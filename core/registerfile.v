==> flow/design.v <==
module registerfile (
    output reg [31:0] Rn_data,
    output reg [31:0] Rm_data,
    output reg [31:0] Rs_data,
    input wire [31:0] Rd_data,
    input wire [31:0] RdHi_data,
    input wire [3:0] Rn,
    input wire [3:0] Rm,
    input wire [3:0] Rs,
    input wire [3:0] Rd,
    input wire [3:0] RdHi,
    input wire [4:0] mode,
    input wire regWrite,
    input wire regHiWrite,
    input wire clk
);
localparam [4:0] USER       = 5'b10000;
localparam [4:0] FIQ        = 5'b10001;
localparam [4:0] IRQ        = 5'b10010;
localparam [4:0] SUPERVISOR = 5'b10011;
localparam [4:0] ABORT      = 5'b10111;
localparam [4:0] UNDEFINED  = 5'b11011;
localparam [4:0] SYSTEM     = 5'b11111;
reg [31:0] RegFileA [30:0];  
reg [31:0] RegFileB [30:0];  
always@(posedge clk) begin
    case (mode)
        USER : begin
            Rn_data <= RegFileA[Rn];
            Rm_data <= RegFileA[Rm];
            Rs_data <= RegFileB[Rs];
        end
        SYSTEM : begin
            Rn_data <= RegFileA[Rn];
            Rm_data <= RegFileA[Rm];
            Rs_data <= RegFileB[Rs];
        end
        FIQ : begin
            if(Rn[3] == 1'b0 || Rn == 4'b1111)
                Rn_data <= RegFileA[Rn];
            else if (Rn == 4'b1000)
                Rn_data <= RegFileA[16];
            else if (Rn == 4'b1001)
                Rn_data <= RegFileA[17];
            else if (Rn == 4'b1010)
                Rn_data <= RegFileA[18];
            else if (Rn == 4'b1011)
                Rn_data <= RegFileA[19];
            else if (Rn == 4'b1100)
                Rn_data <= RegFileA[20];
            else if (Rn == 4'b1101)
                Rn_data <= RegFileA[21];
            else if (Rn == 4'b1110)
                Rn_data <= RegFileA[22];
            if(Rm[3] == 1'b0 || Rm == 4'b1111)
                Rm_data <= RegFileA[Rm];
            else if (Rm == 4'b1000)
                Rm_data <= RegFileA[16];
            else if (Rm == 4'b1001)
                Rm_data <= RegFileA[17];
            else if (Rm == 4'b1010)
                Rm_data <= RegFileA[18];
            else if (Rm == 4'b1011)
                Rm_data <= RegFileA[19];
            else if (Rm == 4'b1100)
                Rm_data <= RegFileA[20];
            else if (Rm == 4'b1101)
                Rm_data <= RegFileA[21];
            else if (Rm == 4'b1110)
                Rm_data <= RegFileA[22];
            if(Rs[3] == 1'b0 || Rs == 4'b1111)
                Rs_data <= RegFileB[Rs];
            else if (Rs == 4'b1000)
                Rs_data <= RegFileB[16];
            else if (Rs == 4'b1001)
                Rs_data <= RegFileB[17];
            else if (Rs == 4'b1010)
                Rs_data <= RegFileB[18];
            else if (Rs == 4'b1011)
                Rs_data <= RegFileB[19];
            else if (Rs == 4'b1100)
                Rs_data <= RegFileB[20];
            else if (Rs == 4'b1101)
                Rs_data <= RegFileB[21];
            else if (Rs == 4'b1110)
                Rs_data <= RegFileB[22];
        end
        IRQ : begin
            if(Rn != 4'b1101 && Rn != 4'b1110)
                Rn_data <= RegFileA[Rn];
            else if (Rn == 4'b1101)
                Rn_data <= RegFileA[27];
            else if (Rn == 4'b1110)
                Rn_data <= RegFileA[28];
            if(Rm != 4'b1101 && Rm != 4'b1110)
                Rm_data <= RegFileA[Rm];
            else if (Rm == 4'b1101)
                Rm_data <= RegFileA[27];
            else if (Rm == 4'b1110)
                Rm_data <= RegFileA[28];
            if(Rs != 4'b1101 && Rs != 4'b1110)
                Rs_data <= RegFileB[Rs];
            else if (Rs == 4'b1101)
                Rs_data <= RegFileB[27];
            else if (Rs == 4'b1110)
                Rs_data <= RegFileB[28];
        end
        SUPERVISOR : begin
            if(Rn != 4'b1101 && Rn != 4'b1110)
                Rn_data <= RegFileA[Rn];
            else if (Rn == 4'b1101)
                Rn_data <= RegFileA[23];
            else if (Rn == 4'b1110)
                Rn_data <= RegFileA[24];
            if(Rm != 4'b1101 && Rm != 4'b1110)
                Rm_data <= RegFileA[Rm];
            else if (Rm == 4'b1101)
                Rm_data <= RegFileA[23];
            else if (Rm == 4'b1110)
                Rm_data <= RegFileA[24];
            if(Rs != 4'b1101 && Rs != 4'b1110)
                Rs_data <= RegFileB[Rs];
            else if (Rs == 4'b1101)
                Rs_data <= RegFileB[23];
            else if (Rs == 4'b1110)
                Rs_data <= RegFileB[24];
        end
        ABORT : begin
            if(Rn != 4'b1101 && Rn != 4'b1110)
                Rn_data <= RegFileA[Rn];
            else if (Rn == 4'b1101)
                Rn_data <= RegFileA[25];
            else if (Rn == 4'b1110)
                Rn_data <= RegFileA[26];
            if(Rm != 4'b1101 && Rm != 4'b1110)
                Rm_data <= RegFileA[Rm];
            else if (Rm == 4'b1101)
                Rm_data <= RegFileA[25];
            else if (Rm == 4'b1110)
                Rm_data <= RegFileA[26];
            if(Rs != 4'b1101 && Rs != 4'b1110)
                Rs_data <= RegFileB[Rs];
            else if (Rs == 4'b1101)
                Rs_data <= RegFileB[25];
            else if (Rs == 4'b1110)
                Rs_data <= RegFileB[26];
        end
        UNDEFINED : begin
            if(Rn != 4'b1101 && Rn != 4'b1110)
                Rn_data <= RegFileA[Rn];
            else if (Rn == 4'b1101)
                Rn_data <= RegFileA[29];
            else if (Rn == 4'b1110)
                Rn_data <= RegFileA[30];
            if(Rm != 4'b1101 && Rm != 4'b1110)
                Rm_data <= RegFileA[Rm];
            else if (Rm == 4'b1101)
                Rm_data <= RegFileA[29];
            else if (Rm == 4'b1110)
                Rm_data <= RegFileA[30];
            if(Rs != 4'b1101 && Rs != 4'b1110)
                Rs_data <= RegFileB[Rs];
            else if (Rs == 4'b1101)
                Rs_data <= RegFileB[29];
            else if (Rs == 4'b1110)
                Rs_data <= RegFileB[30];
        end
    endcase
end
always@(negedge clk) begin
    if (regWrite) begin  
        case (mode)
            USER : begin
                RegFileA[Rd] <= Rd_data;
                RegFileB[Rd] <= Rd_data;
            end
            SYSTEM : begin
                RegFileA[Rd] <= Rd_data;
                RegFileB[Rd] <= Rd_data;
            end
            FIQ : begin
                if(Rd[3] == 1'b0 || Rd == 4'b1111) begin
                RegFileA[Rd] <= Rd_data;
                RegFileB[Rd] <= Rd_data;
                end
                else if (Rd == 4'b1000) begin
                    RegFileA[16] <= Rd_data;
                    RegFileB[16] <= Rd_data;
                end
                else if (Rd == 4'b1001) begin
                    RegFileA[17] <= Rd_data;
                    RegFileB[17] <= Rd_data;
                end
                else if (Rd == 4'b1010) begin
                    RegFileA[18] <= Rd_data;
                    RegFileB[18] <= Rd_data;
                end
                else if (Rd == 4'b1011) begin
                    RegFileA[19] <= Rd_data;
                    RegFileB[19] <= Rd_data;
                end
                else if (Rd == 4'b1100) begin
                    RegFileA[20] <= Rd_data;
                    RegFileB[20] <= Rd_data;
                end
                else if (Rd == 4'b1101) begin
                    RegFileA[21] <= Rd_data;
                    RegFileB[21] <= Rd_data;
                end
                else if (Rd == 4'b1110) begin
                    RegFileA[22] <= Rd_data;
                    RegFileB[22] <= Rd_data;
                end 
            end
            IRQ : begin
                if(Rd != 4'b1101 && Rd != 4'b1110) begin
                    RegFileA[Rd] <= Rd_data;
                    RegFileB[Rd] <= Rd_data;
                    end
                    else if (Rd == 4'b1101) begin
                        RegFileA[27] <= Rd_data;
                        RegFileB[27] <= Rd_data;
                    end
                    else if (Rd == 4'b1110) begin
                        RegFileA[28] <= Rd_data;
                        RegFileB[28] <= Rd_data;
                    end
            end
            SUPERVISOR : begin
                if(Rd != 4'b1101 && Rd != 4'b1110) begin
                    RegFileA[Rd] <= Rd_data;
                    RegFileB[Rd] <= Rd_data;
                    end
                    else if (Rd == 4'b1101) begin
                        RegFileA[23] <= Rd_data;
                        RegFileB[23] <= Rd_data;
                    end
                    else if (Rd == 4'b1110) begin
                        RegFileA[24] <= Rd_data;
                        RegFileB[24] <= Rd_data;
                    end
            end
            ABORT : begin
                if(Rd != 4'b1101 && Rd != 4'b1110) begin
                    RegFileA[Rd] <= Rd_data;
                    RegFileB[Rd] <= Rd_data;
                    end
                    else if (Rd == 4'b1101) begin
                        RegFileA[25] <= Rd_data;
                        RegFileB[25] <= Rd_data;
                    end
                    else if (Rd == 4'b1110) begin
                        RegFileA[26] <= Rd_data;
                        RegFileB[26] <= Rd_data;
                    end
            end
            UNDEFINED : begin
                if(Rd != 4'b1101 && Rd != 4'b1110) begin
                    RegFileA[Rd] <= Rd_data;
                    RegFileB[Rd] <= Rd_data;
                    end
                    else if (Rd == 4'b1101) begin
                        RegFileA[29] <= Rd_data;
                        RegFileB[29] <= Rd_data;
                    end
                    else if (Rd == 4'b1110) begin
                        RegFileA[30] <= Rd_data;
                        RegFileB[30] <= Rd_data;
                    end
            end
        endcase
    end
end
always@(negedge clk) begin
    if (regHiWrite) begin  
        case (mode)
            USER : begin
                RegFileA[RdHi] <= RdHi_data;
                RegFileB[RdHi] <= RdHi_data;
            end
            SYSTEM : begin
                RegFileA[RdHi] <= RdHi_data;
                RegFileB[RdHi] <= RdHi_data;
            end
            FIQ : begin
                if(RdHi[3] == 1'b0 || RdHi == 4'b1111) begin
                RegFileA[RdHi] <= RdHi_data;
                RegFileB[RdHi] <= RdHi_data;
                end
                else if (RdHi == 4'b1000) begin
                    RegFileA[16] <= RdHi_data;
                    RegFileB[16] <= RdHi_data;
                end
                else if (RdHi == 4'b1001) begin
                    RegFileA[17] <= RdHi_data;
                    RegFileB[17] <= RdHi_data;
                end
                else if (RdHi == 4'b1010) begin
                    RegFileA[18] <= RdHi_data;
                    RegFileB[18] <= RdHi_data;
                end
                else if (RdHi == 4'b1011) begin
                    RegFileA[19] <= RdHi_data;
                    RegFileB[19] <= RdHi_data;
                end
                else if (RdHi == 4'b1100) begin
                    RegFileA[20] <= RdHi_data;
                    RegFileB[20] <= RdHi_data;
                end
                else if (RdHi == 4'b1101) begin
                    RegFileA[21] <= RdHi_data;
                    RegFileB[21] <= RdHi_data;
                end
                else if (RdHi == 4'b1110) begin
                    RegFileA[22] <= RdHi_data;
                    RegFileB[22] <= RdHi_data;
                end 
            end
            IRQ : begin
                if(RdHi != 4'b1101 && RdHi != 4'b1110) begin
                    RegFileA[RdHi] <= RdHi_data;
                    RegFileB[RdHi] <= RdHi_data;
                    end
                    else if (RdHi == 4'b1101) begin
                        RegFileA[27] <= RdHi_data;
                        RegFileB[27] <= RdHi_data;
                    end
                    else if (RdHi == 4'b1110) begin
                        RegFileA[28] <= RdHi_data;
                        RegFileB[28] <= RdHi_data;
                    end
            end
            SUPERVISOR : begin
                if(RdHi != 4'b1101 && RdHi != 4'b1110) begin
                    RegFileA[RdHi] <= RdHi_data;
                    RegFileB[RdHi] <= RdHi_data;
                    end
                    else if (RdHi == 4'b1101) begin
                        RegFileA[23] <= RdHi_data;
                        RegFileB[23] <= RdHi_data;
                    end
                    else if (RdHi == 4'b1110) begin
                        RegFileA[24] <= RdHi_data;
                        RegFileB[24] <= RdHi_data;
                    end
            end
            ABORT : begin
                if(RdHi != 4'b1101 && RdHi != 4'b1110) begin
                    RegFileA[RdHi] <= RdHi_data;
                    RegFileB[RdHi] <= RdHi_data;
                    end
                    else if (RdHi == 4'b1101) begin
                        RegFileA[25] <= RdHi_data;
                        RegFileB[25] <= RdHi_data;
                    end
                    else if (RdHi == 4'b1110) begin
                        RegFileA[26] <= RdHi_data;
                        RegFileB[26] <= RdHi_data;
                    end
            end
            UNDEFINED : begin
                if(RdHi != 4'b1101 && RdHi != 4'b1110) begin
                    RegFileA[RdHi] <= RdHi_data;
                    RegFileB[RdHi] <= RdHi_data;
                    end
                    else if (RdHi == 4'b1101) begin
                        RegFileA[29] <= RdHi_data;
                        RegFileB[29] <= RdHi_data;
                    end
                    else if (RdHi == 4'b1110) begin
                        RegFileA[30] <= RdHi_data;
                        RegFileB[30] <= RdHi_data;
                    end
            end
        endcase
    end
end
endmodule
; ---- Reports on registerfile
; Tool output for the design above, in the order of the flow.
; Line numbers count from 1 in the design file above.
; A cell with - has no value.
[design]
top = registerfile
clk_port = clk
library = sky130hd
corner = tt_025C_1v80

; ---- Word-level counts
; Counts by Yosys on the flattened word-level netlist (proc, flatten, opt, wreduce; memories kept). Register bits leave out memories and registers merged into their read ports (data or address). Print and check cells are left out.
; Yosys's memory passes give these memory sizes; they may raise the number of words (mostly to a power of two), join words into wider ones and drop unused or constant bits.
[bits]
register_bits = 96
mem_bits_rw = 2048
mem_count = 2
input_bits = 92
out_inout_bits = 96
elab_cells = 598
[mem_list]
columns = name, words, width, line
row1 = RegFileA, 32, 32, 24  ; reg [31:0] RegFileA [30:0];
row2 = RegFileB, 32, 32, 25  ; reg [31:0] RegFileB [30:0];
[op_classes]
n_eq = 72
mux = 447
bitwise = 59
reduce_and_logical = 15
[ops]
columns = operator, count
row1 = 2-to-1 mux 32 bit, 280
row2 = parallel mux 32 bit (select 6 bit), 3
row3 = 2-to-1 mux 1 bit, 164
row4 = equality test 4 bit (second input constant), 40
row5 = inequality test 4 bit (second input constant), 22
row6 = OR 1 bit, 54
row7 = equality test 5 bit (second input constant), 7
row8 = inequality test 9 bit (second input constant), 3
row9 = AND reduction 6 bit, 3
row10 = nonzero test 6 bit, 1
row11 = logical AND 1 bit, 5
row12 = logical OR 1 bit, 5
row13 = inverter 1 bit, 5
row14 = OR reduction 2 bit, 1

; ---- Longest topological paths
; Yosys ltp: most cells in a row. Word level: on the elaborated netlist, between registers, memories and ports. Mapped: between sequential cells and ports; inverters and the memories' decode and read muxes count.
[depth]
word_depth = 12
abc_area = 0
depth_mapped = 11
ltp_nobuf = 6

; ---- Synthesis result
; The flow's flattened synthesis, as Yosys stat reports it; memories are mapped. The netlist is that of the ABC_AREA named above (0 if unset); the other value can give another one.
; Totals and module areas in this step are rounded.
[by_type]
columns = cell, count, type_area_um2
row1 = sky130_fd_sc_hd__edfxtp_1, 1088, 3.27E+04
row2 = sky130_fd_sc_hd__mux2_2, 967, 1.09E+04
row3 = sky130_fd_sc_hd__mux4_2, 457, 1.03E+04
row4 = sky130_fd_sc_hd__a22oi_1, 408, 3.06E+03
row5 = sky130_fd_sc_hd__o21ai_0, 280, 1.4E+03
row6 = sky130_fd_sc_hd__clkbuf_1, 371, 1.39E+03
row7 = sky130_fd_sc_hd__o22ai_1, 215, 1345.04
row8 = sky130_fd_sc_hd__nand2_1, 230, 863.328
row9 = sky130_fd_sc_hd__a21oi_1, 168, 840.806
row10 = sky130_fd_sc_hd__buf_2, 167, 835.802
row11 = sky130_fd_sc_hd__nor2_1, 198, 743.213
row12 = sky130_fd_sc_hd__mux2i_1, 48, 480.461
row13 = sky130_fd_sc_hd__mux2_1, 37, 416.65
row14 = sky130_fd_sc_hd__o221ai_1, 47, 411.645
row15 = sky130_fd_sc_hd__buf_6, 34, 382.867
row16 = sky130_fd_sc_hd__buf_1, 93, 349.085
row17 = sky130_fd_sc_hd__a221oi_1, 36, 315.302
row18 = sky130_fd_sc_hd__buf_4, 33, 247.738
; Not listed: further types 59, cells in them 566.
[mapped]
cells = 5443
mapped_area_um2 = 70900
seqArea_um2 = 32700
ff_cells = 1088
buffers = 698

; Record of 2 stored runs of the RTL-to-layout flow on registerfile, platform sky130hd. The runs are unordered. Constraints: input delay and output delay 20% of the set period each, output load 0.01 pF.
; By "power.total_mw" is meant OpenSTA's value without simulated activity: inputs other than the clock are taken to toggle once in ten clock periods, and the tool carries that through the logic.
; The measured numbers are rounded.

[entry A: settings]
period_ns = 20.9
CORE_UTILIZATION = 20
SETUP_SLACK_MARGIN = 5.0
PLACE_DENSITY_LB_ADDON = 0.2
CORE_MARGIN = 6
TNS_END_PERCENT = 50
GPL_TIMING_DRIVEN = 0
CTS_CLUSTER_SIZE = 67
CTS_CLUSTER_DIAMETER = 226
CAP_MARGIN = 15
SLEW_MARGIN = 20
[entry A: results]
ys_area_um2 = 70900
setup_worst_slack_ns = 4.52
die_footprint_um2 = 369000
final_setup_tns_ns = 0.000
power.total_mw = 5.61
post_route_util_pct = 27.5
worst_hold_slack_ns = 4.33
layout_stdcell_area_um2 = 97000

[entry B: settings]
period_ns = 24.8
CORE_UTILIZATION = 19
SETUP_SLACK_MARGIN = 1.85
PLACE_DENSITY_LB_ADDON = 0.13
CORE_ASPECT_RATIO = 1.88
CORE_MARGIN = 6
ABC_AREA = 0
GPL_TIMING_DRIVEN = 1
GPL_ROUTABILITY_DRIVEN = 0
CTS_CLUSTER_SIZE = 32
CAP_MARGIN = 20
SLEW_MARGIN = 20
[entry B: results]
ys_area_um2 = 70900
setup_worst_slack_ns = 3.77
die_footprint_um2 = 389000
final_setup_tns_ns = 0.000
power.total_mw = 5.40
post_route_util_pct = 23.2
worst_hold_slack_ns = 4.99
layout_stdcell_area_um2 = 86300
